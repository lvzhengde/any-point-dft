==> flow/design.v <==
`timescale 1ns/100ps
module cyc_recon(
  clk_sys, 
  rst_sys_n, 
  block_sync_i, 
  data_val_i, 
  data_real_i,
  data_imag_i,
  trans_len_i,
  re_i,
  dout_o, 
	empty_o, 
	almost_empty_o
  );
  parameter DATA_WIDTH = 2*(16);
  input    clk_sys;
  input    rst_sys_n;
  input    block_sync_i;
  input    data_val_i;
  input signed [(16)-1:0] data_real_i;
  input signed [(16)-1:0] data_imag_i;
  input [10:0]  trans_len_i;
  input    re_i;
  output [DATA_WIDTH-1:0] dout_o;
  output empty_o;
  output almost_empty_o;
  wire  we;
  wire  [DATA_WIDTH-1:0] din;
  wire  full;
  wire  almost_full;  
  reg   [10:0] sample_cnt; 
  wire  [10:0] sample_cnt_p1; 
  reg   cyc_run_out;
  reg   [3:0]  run_out_cnt;
  wire  [3:0]  run_out_cnt_p1;
  reg  [DATA_WIDTH-1:0] cyc_mem[(6):0];
  preproc_fifo preproc_fifo(
   .clk_sys         (clk_sys), 
   .rst_sys_n       (rst_sys_n),
   .clr_i           (1'b0),    
   .we_i            (we),     
   .din_i           (din), 
   .re_i            (re_i),     
   .dout_o          (dout_o), 
   .full_o          (full), 
   .empty_o         (empty_o), 
   .almost_full_o   (almost_full),
   .almost_empty_o  (almost_empty_o)
  );  
  always @(posedge clk_sys or negedge rst_sys_n) begin
  	if(!rst_sys_n)
  	  sample_cnt <= 0;
    else if(data_val_i == 1'b1)
    	sample_cnt <= sample_cnt_p1;
  end
  assign sample_cnt_p1 = (block_sync_i) ? 0 : sample_cnt + 1;
  always @(posedge clk_sys) begin
  	if ((data_val_i == 1'b1) && (sample_cnt_p1 <= (6)))
  	  cyc_mem[sample_cnt_p1] <= {data_real_i, data_imag_i};
  end
  always @(posedge clk_sys or negedge rst_sys_n) begin
  	if(!rst_sys_n)
  	  cyc_run_out <= 0;
  	else if(block_sync_i == 1'b1 || run_out_cnt == (6))
  		cyc_run_out <= 0;
  	else if(sample_cnt_p1 == trans_len_i && run_out_cnt == 0)
  		cyc_run_out <= 1;
  end
  always @(posedge clk_sys or negedge rst_sys_n) begin
    if (!rst_sys_n)
    	run_out_cnt <= 0;
    else if (block_sync_i == 1'b1)
    	run_out_cnt <= 0;
    else if (~almost_full && cyc_run_out)
    	run_out_cnt <= run_out_cnt_p1;
  end
  assign run_out_cnt_p1 = run_out_cnt + 1;
  assign cyc_we = (~almost_full && cyc_run_out)? 1'b1 : 1'b0;
  assign we  = (cyc_run_out == 1'b1) ? cyc_we : data_val_i;
  assign din = (cyc_run_out == 1'b1) ? cyc_mem[run_out_cnt] : {data_real_i, data_imag_i}; 
endmodule
module preproc_fifo(
  clk_sys, 
  rst_sys_n,     
  clr_i,         
  we_i,          
  din_i, 
  re_i,          
  dout_o, 
	full_o, 
	empty_o, 
	almost_full_o,
	almost_empty_o
);
parameter DATA_WIDTH = 2*(16);
input     clk_sys;
input     rst_sys_n;
input     clr_i;
input     we_i;
input     [DATA_WIDTH-1:0] din_i;
input     re_i;
output    [DATA_WIDTH-1:0] dout_o;
output    full_o;
output    empty_o;
output    almost_full_o;
output    almost_empty_o;
reg [3:0] wptr;
reg [3:0] rptr;
reg [DATA_WIDTH-1:0] fifo_mem[7:0];
always @(posedge clk_sys or negedge rst_sys_n) begin
  if (!rst_sys_n) begin
  	fifo_mem[0] <= 0;
  	fifo_mem[1] <= 0;
  	fifo_mem[2] <= 0;
  	fifo_mem[3] <= 0;
  	fifo_mem[4] <= 0;
  	fifo_mem[5] <= 0;
  	fifo_mem[6] <= 0;
  	fifo_mem[7] <= 0;  	
  end
  else begin
  	if (we_i && (!full_o))
  	  fifo_mem[wptr[2:0]] <= din_i;
	end
end
assign dout_o = fifo_mem[rptr[2:0]];
always @(posedge clk_sys or negedge rst_sys_n)
  if(!rst_sys_n)
	  wptr <= 4'b0;
  else if(clr_i)
    wptr <= 4'b0;
  else if(we_i && (!full_o))
  	wptr <= wptr + 4'b1;
always @(posedge clk_sys or negedge rst_sys_n)
  if(!rst_sys_n)	
  	rptr <= 4'b0;
  else if(clr_i)
  	rptr <= 4'b0;
  else if(re_i && (!empty_o))
  	rptr <= rptr + 4'b1;
assign empty_o = (wptr[3:0] == rptr[3:0]);
assign full_o  = ((wptr[2:0] == rptr[2:0]) && (wptr[3] != rptr[3]));
wire [3:0] wptr_pl1 = wptr + 4'b1;
wire [3:0] rptr_pl1 = rptr + 4'b1;
assign almost_empty_o = (wptr[3:0] == rptr_pl1[3:0]);
assign almost_full_o  = ((wptr_pl1[2:0] == rptr[2:0]) && (wptr_pl1[3] != rptr[3]));
endmodule
== Tool chain data of cyc_recon ==
Tool output for the design above, in the order of the flow.
Line numbers count from 1 in the design file above.
Operators carry their Yosys type and port widths (W data, S select, Z words).
Library cell names are shortened.
Not given: n/a

* Top module: cyc_recon
* Clock: clk_sys
* Standard-cell library: sky130hd
* Library corner: tt_025C_1v80

== Word level ==
Yosys after proc, flatten, opt, wreduce and memory -nomap, before mapping. Print and check cells are not counted. Equal cells are merged and count once.
Memory sizes are those after Yosys's memory passes, which may raise the word count (mostly to a power of two), join words into wider ones and drop unused or constant bits.

* Latch bits: 0
* Memory bits (read-only): 0
* Clocked read ports x word width: 0
* Cells after elaboration: 77
* Register bits: 280
* Memories kept: 1
* Bits in writable memories: 224

{| class="wikitable"
|+ Memory list
! memory !! words !! bits a word !! read ports !! write ports !! line !! source
|-
| cyc_mem || 7 || 32 || 1 || 1 || 36 || <nowiki>reg  [DATA_WIDTH-1:0] cyc_mem[(6):0];</nowiki>
|}

* Add/sub/neg operators: 4
* Equality and inequality tests: 22
* Mux-type cells: 12
* Magnitude comparators: 1
* Bitwise gates (word level): 1
* Multiply operators: 0
* Shift operators: 0
* Reduce/logical cells: 23
* Divide/modulo/power cells: 0

{| class="wikitable"
|+ Operators by type and width
! operator !! count
|-
| $pmux W32 S8 || 1
|-
| $mux W32 || 2
|-
| $eq A3 B3 Y1 const B || 8
|-
| $reduce_and A2 Y1 || 8
|-
| $eq A3 B2 Y1 const B || 4
|-
| $add A4 B1 Y4 const B || 3
|-
| $add A11 B1 Y11 const B || 1
|-
| $eq A11 B11 Y1 || 1
|-
| $le A11 B3 Y1 const B || 1
|-
| $mux W11 || 1
|-
| $eq A4 B4 Y1 || 2
|-
| $mux W4 || 2
|-
| $logic_and A1 B1 Y1 || 7
|-
| $eq A3 B1 Y1 const B || 2
|-
| $eq A3 B3 Y1 || 2
|-
| $logic_not A3 Y1 || 2
|-
| $mux W1 || 5
|-
| $reduce_bool A2 Y1 || 2
|-
| $eq A4 B3 Y1 const B || 1
|-
| $logic_not A4 Y1 || 1
|-
| $mux W3 || 1
|-
| $ne A1 B1 Y1 || 2
|-
| $logic_not A1 Y1 || 2
|-
| $logic_or A1 B1 Y1 || 1
|-
| $not A1 Y1 || 1
|}

== Longest topological paths ==
Longest topological path by Yosys (ltp), each cell counted once; first at word level (registers and memories cut), then after technology mapping (sequential cells cut; the memories' decode and read muxes count).

* Depth after elaboration: 9
* ABC_AREA: 1
* Mapped depth: 14
* Depth with buffers taken out: 14

== After synthesis ==
Source: synth_stat.txt of the flow (Yosys; design flattened, memories mapped). It holds for the ABC_AREA given above (unset counts as 0); a run with the other value may have another netlist.

{| class="wikitable"
|+ Cell types
! cell type !! count !! area in all (um2)
|-
| dfrtp_1 || 280 || 7006.72
|-
| edfxtp_1 || 224 || 6.73E+03
|-
| nand2_1 || 441 || 1.66E+03
|-
| o21ai_1 || 236 || 1.18E+03
|-
| nand3_1 || 192 || 960.922
|-
| o21ai_0 || 114 || 570.547
|-
| o21ai_2 || 49 || 429.162
|-
| nor2_1 || 89 || 334.07
|-
| a221oi_1 || 38 || 332.819
|-
| inv_1 || 72 || 270.259
|-
| a32o_1 || 26 || 260.25
|-
| clkbuf_1 || 67 || 251.491
|-
| buf_2 || 48 || 240.23
|-
| o211ai_1 || 32 || 240.23
|-
| ha_1 || 16 || 200.192
|-
| o22ai_1 || 32 || 200.192
|-
| a21oi_1 || 29 || 145.139
|-
| buf_6 || 12 || 135.13
|}

Not listed: further types 20, cells in them 67.

* Sequential part of the area: 13733.2 um2
* Buffer cells: 138
* Mapped cells: 2064
* Flip-flop cells: 504
* Mapped area: 21688.3 um2

== Path before layout ==
OpenSTA on the mapped netlist: ideal clock, no wires. The path of least setup slack (recovery checks aside). Input and output delay are each 20% of the period. Register names are those of the netlist, which keeps one name where synthesis merged equal registers.

* Path kind: in2reg
* Start point: in block_sync_i
* End point: mem cyc_mem[6][0]
* Driving pins on the path: 7
* External input delay: 1.360 ns
* Launch time at the first pin: 1.360 ns
* Data required time: 6.332 ns
* Arrival time: 4.495 ns
* Buffers on the path: 1
* Setup time: 0.468 ns
* Delay of the path: 3.603 ns
* Setup slack: 1.838 ns
* Period: 6.8 ns
* Period reached after synthesis: 4.962 ns

"delay of the path" = arrival - input delay + setup time.
"driving pins on the path" counts driving pins, that of a launching flip-flop among them; a cell with two outputs on the path counts twice.
"period reached after synthesis" = period - worst setup slack (recovery checks aside). The figure is calculated, with input and output delays left at 20% of the set period.
Between the ends stands the longest chain of elaborated cells between them, by number of cells; it is not shown to be the way that was timed. Of several equally long chains one is given.
Each line given opens the expression or statement behind the cell; cells for indexed reads and writes are added by Yosys, which also makes memories of some case tables.
Only ways into the end's enable, where the timed path ends, are counted here.

* Path through: inv_1 buf_2 nand3_1 nand3_1 nor2_1 nand4_1 nor3b_1
* Length of the longest elaborated chain: 4
* Elaborated cells between the ends (all ways): 5

{| class="wikitable"
|+ RTL lines, path after synthesis
! item !! line !! source
|-
| from (decl) || 18 || <nowiki>input    block_sync_i;</nowiki>
|-
| $mux W11 || 56 || <nowiki>assign sample_cnt_p1 = (block_sync_i) ? 0 : sample_cnt + 1;</nowiki>
|-
| $le A11 B3 Y1 || 58 || <nowiki>if ((data_val_i == 1'b1) && (sample_cnt_p1 <= (6)))</nowiki>
|-
| $logic_and A1 B1 Y1 || 58 ||
|-
| $mux W3 || 58 ||
|-
| to (decl) || 36 || <nowiki>reg  [DATA_WIDTH-1:0] cyc_mem[(6):0];</nowiki>
|}

== Timing after layout ==
Path of least setup slack in the final report of run A (OpenROAD, finished layout, wires in). Where an end is a register, its clock arrival counts in the times.

* Path kind: reg2out
* Start point: reg preproc_fifo.rptr[0]
* End point: out dout_o[19]
* Setup slack: 0.05 ns
* Buffers on the path: 4
* Driving pins on the path: 10
* Output delay: 0.63 ns
* Launch time at the first pin: 0.60 ns
* Data required time: 2.54 ns
* Period: 3.17 ns
* Arrival time: 2.49 ns

Between the ends stands the longest chain of elaborated cells between them, by number of cells; it is not shown to be the way that was timed. Of several equally long chains one is given.
At most two assigning lines are given for a register; there are more.

* Path through: dfrtp_2 ha_4 ha_4 nor4_4 buf_4 buf_4 buf_12 nand3_1 nand3_2 buf_6
* Length of the longest elaborated chain: 2
* Elaborated cells between the ends (all ways): 9

{| class="wikitable"
|+ RTL lines, path post-layout
! item !! line !! source
|-
| from (decl) || 108 || <nowiki>reg [3:0] rptr;</nowiki>
|-
| from (assign) || 136 || <nowiki>rptr <= 4'b0;</nowiki>
|-
| from (assign) || 140 || <nowiki>rptr <= rptr + 4'b1;</nowiki>
|-
| $eq A3 B3 Y1 || 126 || <nowiki>assign dout_o = fifo_mem[rptr[2:0]];</nowiki>
|-
| $pmux W32 S8 || 126 ||
|-
| to (decl) || 24 || <nowiki>output [DATA_WIDTH-1:0] dout_o;</nowiki>
|}

Hand-over note for cyc_recon

Design cyc_recon on sky130hd. What follows are 2 stored runs of the flow, each under its own settings; their order means nothing. The constraints put input and output delay at 20% of the set period each and load the outputs with 0.01 pF.
"achieved clock period" means the clock period less the worst setup slack. The figure is calculated, with input and output delays left at 20% of the set period.
By "power consumption" is meant OpenSTA's value without simulated activity: inputs other than the clock are taken to toggle once in ten clock periods, and the tool carries that through the logic.

=== Run A ===
{| class="wikitable"
! Setting !! Value
|-
| period_ns || 3.17
|-
| CORE_UTILIZATION || 22
|-
| PLACE_DENSITY_LB_ADDON || 0.18
|-
| CORE_MARGIN || 4
|-
| ABC_AREA || 1
|-
| GPL_ROUTABILITY_DRIVEN || 0
|-
| MIN_ROUTING_LAYER || met1
|-
| CAP_MARGIN || 20
|-
| SLEW_MARGIN || 20
|-
! Result !! Value
|-
| Worst setup slack after layout || 0.049 ns
|-
| Chip area in the Yosys report || 21688.3 um2
|-
| Die footprint || 103671.0 um2
|-
| Utilization || 0.277
|-
| Achieved clock period || 3.121 ns
|-
| Power consumption || 0.024261 W
|-
| Worst hold slack || 0.484 ns
|}

=== Run B ===
{| class="wikitable"
! Setting !! Value
|-
| period_ns || 8.53
|-
| CORE_UTILIZATION || 27
|-
| SETUP_SLACK_MARGIN || 2.49
|-
| PLACE_DENSITY_LB_ADDON || 0.2
|-
| CELL_PAD_IN_SITES_DETAIL_PLACEMENT || 0
|-
| GPL_TIMING_DRIVEN || 0
|-
| GPL_ROUTABILITY_DRIVEN || 1
|-
| CAP_MARGIN || 20
|-
| CORE_MARGIN || 2
|-
| SLEW_MARGIN || 20
|-
! Result !! Value
|-
| Worst setup slack after layout || 2.465 ns
|-
| Chip area in the Yosys report || 22138.7 um2
|-
| Die footprint || 84303.1 um2
|-
| Utilization || 0.325
|-
| Achieved clock period || 6.065 ns
|-
| Power consumption || 0.00924 W
|-
| Worst hold slack || 0.485 ns
|}

End of note.
